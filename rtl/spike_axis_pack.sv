==> flow/design.v <==
`timescale 1ns / 1ps
`default_nettype none
module spike_axis_pack #(
    parameter PACK_WIDTH      = 8,
    parameter AXIS_DATA_WIDTH = 32
) (
    input  wire                         clk,
    input  wire                         rst,
    input  wire                         i_spike_valid,
    input  wire [PACK_WIDTH-1:0]        i_spike_data,
    output wire                         o_spike_ready,
    output reg  [AXIS_DATA_WIDTH-1:0]   m_axis_tdata,
    output reg                          m_axis_tvalid,
    input  wire                         m_axis_tready,
    output reg                          m_axis_tlast,
    output reg  [3:0]                   m_axis_tkeep
);
    assign o_spike_ready = m_axis_tready;
    always @(posedge clk or posedge rst) begin
        if (rst) begin
            m_axis_tvalid <= 1'b0;
            m_axis_tdata  <= {AXIS_DATA_WIDTH{1'b0}};
            m_axis_tlast  <= 1'b0;
            m_axis_tkeep  <= 4'hF;
        end else begin
            m_axis_tvalid <= 1'b0;
            m_axis_tlast  <= 1'b0;
            if (i_spike_valid && m_axis_tready) begin
                m_axis_tvalid <= 1'b1;
                m_axis_tdata  <= {{(AXIS_DATA_WIDTH-PACK_WIDTH){1'b0}}, i_spike_data};
                m_axis_tkeep  <= 4'hF;
            end
        end
    end
endmodule
`default_nettype wire
Tool chain data of spike_axis_pack
What the tools print for spike_axis_pack, step after step.
Line numbers count from 1 in the design file above.
Not given: -
- top: spike_axis_pack
- clock input: clk
- cell library: sky130hd
- corner: tt_025C_1v80

After elaboration
Yosys after proc, flatten, opt, wreduce and memory -nomap, before mapping. Enables and synchronous resets that opt folds into registers are not counted as muxes. Memory bits, and registers merged into a memory's read port (data or address), are not among the register bits. Print and check cells are not counted. Equal cells are merged and count once.
- latch bits: 0
- elaborated cells at 4
- memories at 0
- bits of input ports at 12
- word width x clocked read ports: 0
- bits in read-only memories at 0
- noted RAM bits: 0
- output and inout bits at 39
- bits in registers: 9
- equal/unequal tests at 0
- multiply operators: 0
- $lt $le $gt $ge at 0
- mux-type cells at 1
- bitwise gates (word level) at 0
- shifts and indexed selects: 0
- divide/modulo/power cells at 0
- reduce/logical cells at 1
- noted add/subtract/negate cells: 0
- operators by type and width (operator ; number):
    logical AND 1 bit ; 1
    two-way mux 1 bit ; 1

Longest topological paths
Longest topological path by Yosys (ltp), each cell counted once; first at word level (registers and memories cut), then after technology mapping (sequential cells cut; the memories' decode and read muxes count).
- word-level depth: 2
- ABC_AREA: 1
- noted gate-level depth with buffers: 4
- mapped depth without buffers: 3

Netlist
The flow's flattened synthesis, as Yosys stat reports it; memories are mapped. The netlist is that of the ABC_AREA named above (0 if unset); the other value can give another one.
- cells by type (cell ; number ; area in all (sq um)):
    sky130_fd_sc_hd__buf_4 ; 30 ; 225.216
    sky130_fd_sc_hd__dfrtp_1 ; 9 ; 225.216
    sky130_fd_sc_hd__nand2_1 ; 16 ; 60.058
    sky130_fd_sc_hd__nand3_1 ; 8 ; 40.038
    sky130_fd_sc_hd__buf_6 ; 2 ; 22.522
    sky130_fd_sc_hd__nand2_8 ; 1 ; 20.019
    sky130_fd_sc_hd__conb_1 ; 2 ; 7.507
    sky130_fd_sc_hd__inv_1 ; 2 ; 7.507
- standard cells after synthesis at 70
- noted area of sequential cells: 225.2 sq um
- noted flip-flops: 9
- noted cell area after synthesis: 608.1 sq um
- noted buffers: 32

Timing after synthesis
Source: OpenSTA report_checks on the synthesized netlist (no wires, ideal clock, input and output delay 20% of the period each), path of least setup slack; recovery checks are left aside. Register names are those of the netlist, which keeps one name where synthesis merged equal registers.
- path type: reg-to-reg
- start: register (name not given)
- end: register m_axis_tdata[0]
- slack at 0.435 ns
- path delay at 0.616 ns
- noted stages: 3
- arrival time: 0.499 ns
- noted time at the first pin: 0.000 ns
- library setup time at 0.117 ns
- period: 1.05 ns
- path buffers at 0
- noted required time: 0.933 ns
- noted synthesis period reached: 0.615 ns
"path delay" is the arrival time less input delay plus setup time.
"stages": output pins that drive a net of the path, with the launching flip-flop's if there is one; two outputs of one cell count as two.
"synthesis period reached" is the clock period less the worst setup slack; recovery checks do not enter. This is arithmetic on one report: input and output delays are still those of the set period (20% each).
- path through: sky130_fd_sc_hd__dfrtp_1 sky130_fd_sc_hd__nand2_1 sky130_fd_sc_hd__nand2_1
- ends and longest elaborated chain, after synthesis (what ; RTL line ; RTL):
    end, assigned ; 22 ; m_axis_tdata  <= {AXIS_DATA_WIDTH{1'b0}};
    end, assigned ; 30 ; m_axis_tdata  <= {{(AXIS_DATA_WIDTH-PACK_WIDTH){1'b0}}, i_spike_data};
    end, declared ; 12 ; output reg  [AXIS_DATA_WIDTH-1:0]   m_axis_tdata,
No chain of elaborated cells between the ends is given.

Data sheet: physical implementation of spike_axis_pack

Below are 2 stored runs of the flow (Yosys, OpenROAD; platform sky130hd) on spike_axis_pack, each with its settings, unordered. Constraints: input delay and output delay 20% of the set period each, output load 0.01 pF.

Flow run 1
Settings were period_ns = 0.715; CORE_UTILIZATION = 72; SETUP_SLACK_MARGIN = -0.03; PLACE_DENSITY = 0.69; CORE_ASPECT_RATIO = 1.3; CORE_MARGIN = 8; CELL_PAD_IN_SITES_DETAIL_PLACEMENT = 0; ABC_AREA = 1; GPL_TIMING_DRIVEN = 1; GPL_ROUTABILITY_DRIVEN = 1; MIN_ROUTING_LAYER = met1; MAX_ROUTING_LAYER = met4; CAP_MARGIN = 20; SLEW_MARGIN = 20
- no final report: floorplanning broke off with PDN-0185

Flow run 2
Settings were period_ns = 1.13; CORE_UTILIZATION = 51; SETUP_SLACK_MARGIN = -0.06; PLACE_DENSITY = 0.59; CELL_PAD_IN_SITES_GLOBAL_PLACEMENT = 3; TNS_END_PERCENT = 55; ABC_AREA = 0; GPL_TIMING_DRIVEN = 1; CAP_MARGIN = 20; CORE_MARGIN = 2; SLEW_MARGIN = 20
- no final report: placement broke off with GPL-0301
