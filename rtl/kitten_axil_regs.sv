==> flow/design.v <==
`timescale 1ns / 1ps
`default_nettype none
module kitten_axil_regs #(
    parameter ADDR_WIDTH = 8,
    parameter DATA_WIDTH = 32
) (
    input  wire                     clk,
    input  wire                     rst,
    input  wire [ADDR_WIDTH-1:0]    s_axil_awaddr,
    input  wire                     s_axil_awvalid,
    output reg                      s_axil_awready,
    input  wire [DATA_WIDTH-1:0]    s_axil_wdata,
    input  wire [3:0]               s_axil_wstrb,
    input  wire                     s_axil_wvalid,
    output reg                      s_axil_wready,
    output reg  [1:0]               s_axil_bresp,
    output reg                      s_axil_bvalid,
    input  wire                     s_axil_bready,
    input  wire [ADDR_WIDTH-1:0]    s_axil_araddr,
    input  wire                     s_axil_arvalid,
    output reg                      s_axil_arready,
    output reg  [DATA_WIDTH-1:0]    s_axil_rdata,
    output reg  [1:0]               s_axil_rresp,
    output reg                      s_axil_rvalid,
    input  wire                     s_axil_rready,
    output reg                      o_step_start,
    output reg                      o_proj_done,
    output reg  [15:0]              o_alpha,
    output reg  [15:0]              o_v_th,
    output reg  [15:0]              o_scale_q,
    input  wire                     i_step_done,
    input  wire                     i_busy
);
    localparam [7:0] ADDR_CONTROL = 8'h00;
    localparam [7:0] ADDR_STATUS  = 8'h04;
    localparam [7:0] ADDR_ALPHA   = 8'h08;
    localparam [7:0] ADDR_V_TH    = 8'h0C;
    localparam [7:0] ADDR_SCALE_Q = 8'h10;
    localparam [1:0] RESP_OKAY   = 2'b00;
    localparam [1:0] RESP_SLVERR = 2'b10;
    reg [DATA_WIDTH-1:0] reg_control;
    reg [DATA_WIDTH-1:0] reg_alpha;
    reg [DATA_WIDTH-1:0] reg_v_th;
    reg [DATA_WIDTH-1:0] reg_scale_q;
    reg [ADDR_WIDTH-1:0] aw_addr;
    reg [ADDR_WIDTH-1:0] ar_addr;
    localparam [1:0] W_IDLE    = 2'd0;
    localparam [1:0] W_ADDR    = 2'd1;
    localparam [1:0] W_DATA    = 2'd2;
    localparam [1:0] W_RESP    = 2'd3;
    reg [1:0] w_state;
    always @(posedge clk or posedge rst) begin
        if (rst) begin
            w_state         <= W_IDLE;
            s_axil_awready  <= 1'b0;
            s_axil_wready   <= 1'b0;
            s_axil_bvalid   <= 1'b0;
            s_axil_bresp    <= RESP_OKAY;
            aw_addr         <= {ADDR_WIDTH{1'b0}};
            reg_control     <= 32'd0;
            reg_alpha       <= 32'd14746;   
            reg_v_th        <= 32'd8192;    
            reg_scale_q     <= 32'd16384;   
        end else begin
            case (w_state)
                W_IDLE: begin
                    s_axil_awready <= 1'b1;
                    s_axil_wready  <= 1'b0;
                    s_axil_bvalid  <= 1'b0;
                    if (s_axil_awvalid && s_axil_awready) begin
                        aw_addr        <= s_axil_awaddr;
                        s_axil_awready <= 1'b0;
                        s_axil_wready  <= 1'b1;
                        w_state        <= W_DATA;
                    end
                end
                W_DATA: begin
                    if (s_axil_wvalid && s_axil_wready) begin
                        s_axil_wready <= 1'b0;
                        case (aw_addr[7:0])
                            ADDR_CONTROL: begin
                                if (s_axil_wstrb[0]) reg_control[7:0]   <= s_axil_wdata[7:0];
                                if (s_axil_wstrb[1]) reg_control[15:8]  <= s_axil_wdata[15:8];
                                if (s_axil_wstrb[2]) reg_control[23:16] <= s_axil_wdata[23:16];
                                if (s_axil_wstrb[3]) reg_control[31:24] <= s_axil_wdata[31:24];
                                s_axil_bresp <= RESP_OKAY;
                            end
                            ADDR_STATUS: begin
                                s_axil_bresp <= RESP_SLVERR;
                            end
                            ADDR_ALPHA: begin
                                if (s_axil_wstrb[0]) reg_alpha[7:0]   <= s_axil_wdata[7:0];
                                if (s_axil_wstrb[1]) reg_alpha[15:8]  <= s_axil_wdata[15:8];
                                s_axil_bresp <= RESP_OKAY;
                            end
                            ADDR_V_TH: begin
                                if (s_axil_wstrb[0]) reg_v_th[7:0]   <= s_axil_wdata[7:0];
                                if (s_axil_wstrb[1]) reg_v_th[15:8]  <= s_axil_wdata[15:8];
                                s_axil_bresp <= RESP_OKAY;
                            end
                            ADDR_SCALE_Q: begin
                                if (s_axil_wstrb[0]) reg_scale_q[7:0]   <= s_axil_wdata[7:0];
                                if (s_axil_wstrb[1]) reg_scale_q[15:8]  <= s_axil_wdata[15:8];
                                s_axil_bresp <= RESP_OKAY;
                            end
                            default: begin
                                s_axil_bresp <= RESP_SLVERR;
                            end
                        endcase
                        s_axil_bvalid <= 1'b1;
                        w_state       <= W_RESP;
                    end
                end
                W_RESP: begin
                    if (s_axil_bready && s_axil_bvalid) begin
                        s_axil_bvalid <= 1'b0;
                        w_state       <= W_IDLE;
                    end
                end
                default: w_state <= W_IDLE;
            endcase
        end
    end
    localparam [1:0] R_IDLE = 2'd0;
    localparam [1:0] R_ADDR = 2'd1;
    localparam [1:0] R_DATA = 2'd2;
    reg [1:0] r_state;
    always @(posedge clk or posedge rst) begin
        if (rst) begin
            r_state         <= R_IDLE;
            s_axil_arready  <= 1'b0;
            s_axil_rvalid   <= 1'b0;
            s_axil_rdata    <= 32'd0;
            s_axil_rresp    <= RESP_OKAY;
            ar_addr         <= {ADDR_WIDTH{1'b0}};
        end else begin
            case (r_state)
                R_IDLE: begin
                    s_axil_arready <= 1'b1;
                    s_axil_rvalid  <= 1'b0;
                    if (s_axil_arvalid && s_axil_arready) begin
                        ar_addr        <= s_axil_araddr;
                        s_axil_arready <= 1'b0;
                        r_state        <= R_DATA;
                    end
                end
                R_DATA: begin
                    case (ar_addr[7:0])
                        ADDR_CONTROL: begin
                            s_axil_rdata <= reg_control;
                            s_axil_rresp <= RESP_OKAY;
                        end
                        ADDR_STATUS: begin
                            s_axil_rdata <= {30'd0, i_busy, i_step_done};
                            s_axil_rresp <= RESP_OKAY;
                        end
                        ADDR_ALPHA: begin
                            s_axil_rdata <= reg_alpha;
                            s_axil_rresp <= RESP_OKAY;
                        end
                        ADDR_V_TH: begin
                            s_axil_rdata <= reg_v_th;
                            s_axil_rresp <= RESP_OKAY;
                        end
                        ADDR_SCALE_Q: begin
                            s_axil_rdata <= reg_scale_q;
                            s_axil_rresp <= RESP_OKAY;
                        end
                        default: begin
                            s_axil_rdata <= 32'hDEADBEEF;
                            s_axil_rresp <= RESP_SLVERR;
                        end
                    endcase
                    s_axil_rvalid <= 1'b1;
                    r_state       <= R_IDLE;
                    if (!(s_axil_rready)) begin
                        r_state <= R_DATA;   
                    end
                end
                default: r_state <= R_IDLE;
            endcase
            if (s_axil_rvalid && s_axil_rready) begin
                s_axil_rvalid <= 1'b0;
            end
        end
    end
    always @(posedge clk or posedge rst) begin
        if (rst) begin
            o_step_start <= 1'b0;
            o_proj_done  <= 1'b0;
            o_alpha      <= 16'd14746;
            o_v_th       <= 16'd8192;
            o_scale_q    <= 16'd16384;
        end else begin
            o_step_start <= reg_control[0];
            o_proj_done  <= reg_control[1];
            o_alpha      <= reg_alpha[15:0];
            o_v_th       <= reg_v_th[15:0];
            o_scale_q    <= reg_scale_q[15:0];
        end
    end
endmodule
`default_nettype wire
* Tool chain data of kitten_axil_regs *
The steps from the RTL of kitten_axil_regs to its reports follow in flow order.
Lines are those of the file above, counted from 1.
The mark n/a stands for no value.

inputs
  top module = kitten_axil_regs
  clock = clk
  standard-cell library = sky130hd
  corner = tt_025C_1v80

* Elaborated design *
Yosys after proc, flatten, opt, wreduce and memory -nomap, before mapping. Memory bits, and registers merged into a memory's read port (data or address), are not among the register bits. Print and check cells are not counted. Equal cells are merged and count once.

operators by class
  add/subtract/negate cells = 0
  $mul = 0
  divide/modulo/power cells = 0
  magnitude comparators = 0
  equal/unequal tests = 14
  shift-type cells = 0
  mux-type cells = 20
  bitwise logic cells = 0
  reductions and logical operators = 30

operators by type and width
  operator                                        count
  parallel mux 32 bit (select 5 bit)              1
  AND reduction 4 bit                             10
  == test 8 x 4 -> 1 bit (second input constant)  4
  == test 8 x 5 -> 1 bit (second input constant)  2
  zero test 8 bit                                 2
  two-way mux 2 bit                               7
  != test 2 bit (second input constant)           4
  AND reduction 2 bit                             4
  == test 8 x 3 -> 1 bit (second input constant)  1
  two-way mux 1 bit                               7
  == test 2 bit (second input constant)           3
  AND reduction 3 bit                             2
  nonzero test 3 bit                              2
  parallel mux 2 bit (select 3 bit)               1
  logical AND 1 bit                               5
  OR reduction 5 bit                              1
  zero test 2 bit                                 2
  OR reduction 4 bit                              1
  parallel mux 2 bit (select 2 bit)               1
  parallel mux 1 bit (select 2 bit)               2
  parallel mux 1 bit (select 3 bit)               1
  nonzero test 2 bit                              1

storage and ports
  flip-flop bits (word level) = 191
  latch bits = 0
  RAM bits = 0
  memory bits (read-only) = 0
  clocked read ports x word width = 0
  memories kept = 0
  input port bits = 61
  cells after elaboration = 91

* Longest topological paths *
Longest topological path by Yosys (ltp), each cell counted once; first at word level (registers and memories cut), then after technology mapping (sequential cells cut; the memories' decode and read muxes count).

logic depth
  word-level depth = 3
  ABC_AREA = 0
  mapped depth = 8

* Synthesis result *
Yosys stat after the flow's synthesis: flattened, memories mapped to cells. It holds for the ABC_AREA given above (unset counts as 0); a run with the other value may have another netlist.

mapped netlist
  standard cells after synthesis = 500
  chip area (Yosys) = 0.0072607 mm^2
  mapped flip-flops = 190
  buffers = 24

cell types
  cell                        count
  sky130_fd_sc_hd__dfrtp_1    168
  sky130_fd_sc_hd__mux2_2     98
  sky130_fd_sc_hd__dfstp_2    22
  sky130_fd_sc_hd__mux2i_1    15
  sky130_fd_sc_hd__nand4_4    6
  sky130_fd_sc_hd__nor2_1     31
  sky130_fd_sc_hd__nand2_1    27
  sky130_fd_sc_hd__o32a_1     10
  sky130_fd_sc_hd__a22o_1     11
  sky130_fd_sc_hd__a21oi_1    15
  sky130_fd_sc_hd__inv_1      13
  sky130_fd_sc_hd__nand3_1    9
  sky130_fd_sc_hd__o21ai_0    9
  sky130_fd_sc_hd__clkbuf_1   10
  sky130_fd_sc_hd__buf_6      3
  sky130_fd_sc_hd__buf_2      6
  sky130_fd_sc_hd__nor3b_1    4
  sky130_fd_sc_hd__o2bb2ai_1  3

Other cell types: 28; their cells: 40.

* Path before layout *
Source: OpenSTA report_checks on the synthesized netlist (no wires, ideal clock, input and output delay 20% of the period each), path of least setup slack; recovery checks are left aside. Register names are those of the netlist, which keeps one name where synthesis merged equal registers.

timing post-synthesis
  kind = flip-flop to flip-flop
  from = register aw_addr[1]
  to = register reg_alpha[0]
  period = 1.98 ns
  arrival = 1.916 ns
  required time = 1.855 ns
  slack = -0.061 ns
  path delay = 2.041 ns
  stages = 7
  buffers on the path = 2
  period reached after synthesis = 2.041 ns

"path delay" is the arrival time less input delay plus setup time.
"stages": output pins that drive a net of the path, with the launching flip-flop's if there is one; two outputs of one cell count as two.
"period reached after synthesis" = period - worst setup slack (recovery checks aside). The figure is calculated, with input and output delays left at 20% of the set period.
The rows between start and end are the longest chain of elaborated cells between them; the timing report does not say that the signal goes this way. Where chains are equally long, one stands for them.
Each line given opens the expression or statement behind the cell; cells for indexed reads and writes are added by Yosys, which also makes memories of some case tables.

between the ends, post-synthesis
  cell sequence = sky130_fd_sc_hd__dfrtp_1 > sky130_fd_sc_hd__or4_4 > sky130_fd_sc_hd__nor3_2 > sky130_fd_sc_hd__buf_6 > sky130_fd_sc_hd__and4b_1 > sky130_fd_sc_hd__buf_6 > sky130_fd_sc_hd__mux2_2
  cells in the longest elaborated chain = 2
  elaborated cells on any way between the ends = 2
  RTL lines with such cells = 1

RTL lines, path post-synthesis
  item                    line  RTL
  from (decl)             45    reg [ADDR_WIDTH-1:0] aw_addr;
  from (assign)           59    aw_addr         <= {ADDR_WIDTH{1'b0}};
  from (assign)           71    aw_addr        <= s_axil_awaddr;
  == test 8 x 4 -> 1 bit  80    case (aw_addr[7:0])
  AND reduction 4 bit     n/a
  to (assign)             61    reg_alpha       <= 32'd14746;
  to (assign)             92    if (s_axil_wstrb[0]) reg_alpha[7:0]   <= s_axil_wdata[7:0];

* Timing after layout *
From the final timing report of flow run 1: the path of least setup slack in the routed layout; clock arrival at registers is part of the times.

timing after layout
  kind = flip-flop to flip-flop
  from = register ar_addr[3]
  to = register s_axil_rdata[12]
  period = 3.42 ns
  arrival = 2.86 ns
  required time = 3.78 ns
  slack = 0.92 ns
  stages = 7
  buffers on the path = 2

The rows between start and end are the longest chain of elaborated cells between them; the timing report does not say that the signal goes this way. Where chains are equally long, one stands for them.
At most two assigning lines are given for a register; there are more.

between the ends, after layout
  cell sequence = sky130_fd_sc_hd__dfrtp_1 > sky130_fd_sc_hd__buf_4 > sky130_fd_sc_hd__nand2b_1 > sky130_fd_sc_hd__nor2_1 > sky130_fd_sc_hd__buf_4 > sky130_fd_sc_hd__a22o_1 > sky130_fd_sc_hd__o32a_1
  cells in the longest elaborated chain = 2
  elaborated cells on any way between the ends = 6
  RTL lines with such cells = 1

RTL lines, path after layout
  item                                line  RTL
  from (decl)                         46    reg [ADDR_WIDTH-1:0] ar_addr;
  from (assign)                       135   ar_addr         <= {ADDR_WIDTH{1'b0}};
  from (assign)                       142   ar_addr        <= s_axil_araddr;
  == test 8 x 5 -> 1 bit              148   case (ar_addr[7:0])
  parallel mux 32 bit (select 5 bit)  148
  to (assign)                         150   s_axil_rdata <= reg_control;
  to (assign)                         154   s_axil_rdata <= {30'd0, i_busy, i_step_done};
  to (decl)                           22    output reg  [DATA_WIDTH-1:0]    s_axil_rdata,

# Flow runs of kitten_axil_regs

Settings and measured results of 2 stored flow runs for module kitten_axil_regs (sky130hd), not sorted in any way. The constraints put input and output delay at 20% of the set period each and load the outputs with 0.01 pF.
"achieved clock period": clock period set for the run, less the worst setup slack. It is reckoned from that one timing run; input and output delays stay at 20% of the period that was set.
By "power consumption" is meant OpenSTA's value without simulated activity: inputs other than the clock are taken to toggle once in ten clock periods, and the tool carries that through the logic.
Among the settings, . means not set for that run.

name                                       flow run 1  flow run 2
period_ns                                  3.42        2.75
CORE_UTILIZATION                           50          22
PLACE_DENSITY_LB_ADDON                     0.06        .
GPL_TIMING_DRIVEN                          1           .
CAP_MARGIN                                 20          20
SLEW_MARGIN                                35          25
CORE_MARGIN                                2           2
PLACE_DENSITY                              .           0.42
HOLD_SLACK_MARGIN                          .           -0.03
CELL_PAD_IN_SITES_DETAIL_PLACEMENT         .           0
TNS_END_PERCENT                            .           15
ABC_AREA                                   .           1
CTS_CLUSTER_SIZE                           .           31
MAX_ROUTING_LAYER                          .           met4
chip area in the Yosys report (mm^2)       0.0072607   0.0077549
die area (mm^2)                            0.0155015   0.0367681
utilization after layout (%)               66.9        30.0
setup slack of the critical path (ns)      0.918       0.708
sum of negative setup slack (ns)           0.000       0.000
worst hold slack in the final report (ns)  0.372       0.380
power consumption (mW)                     5.606       7.225
achieved clock period (ns)                 2.502       2.042
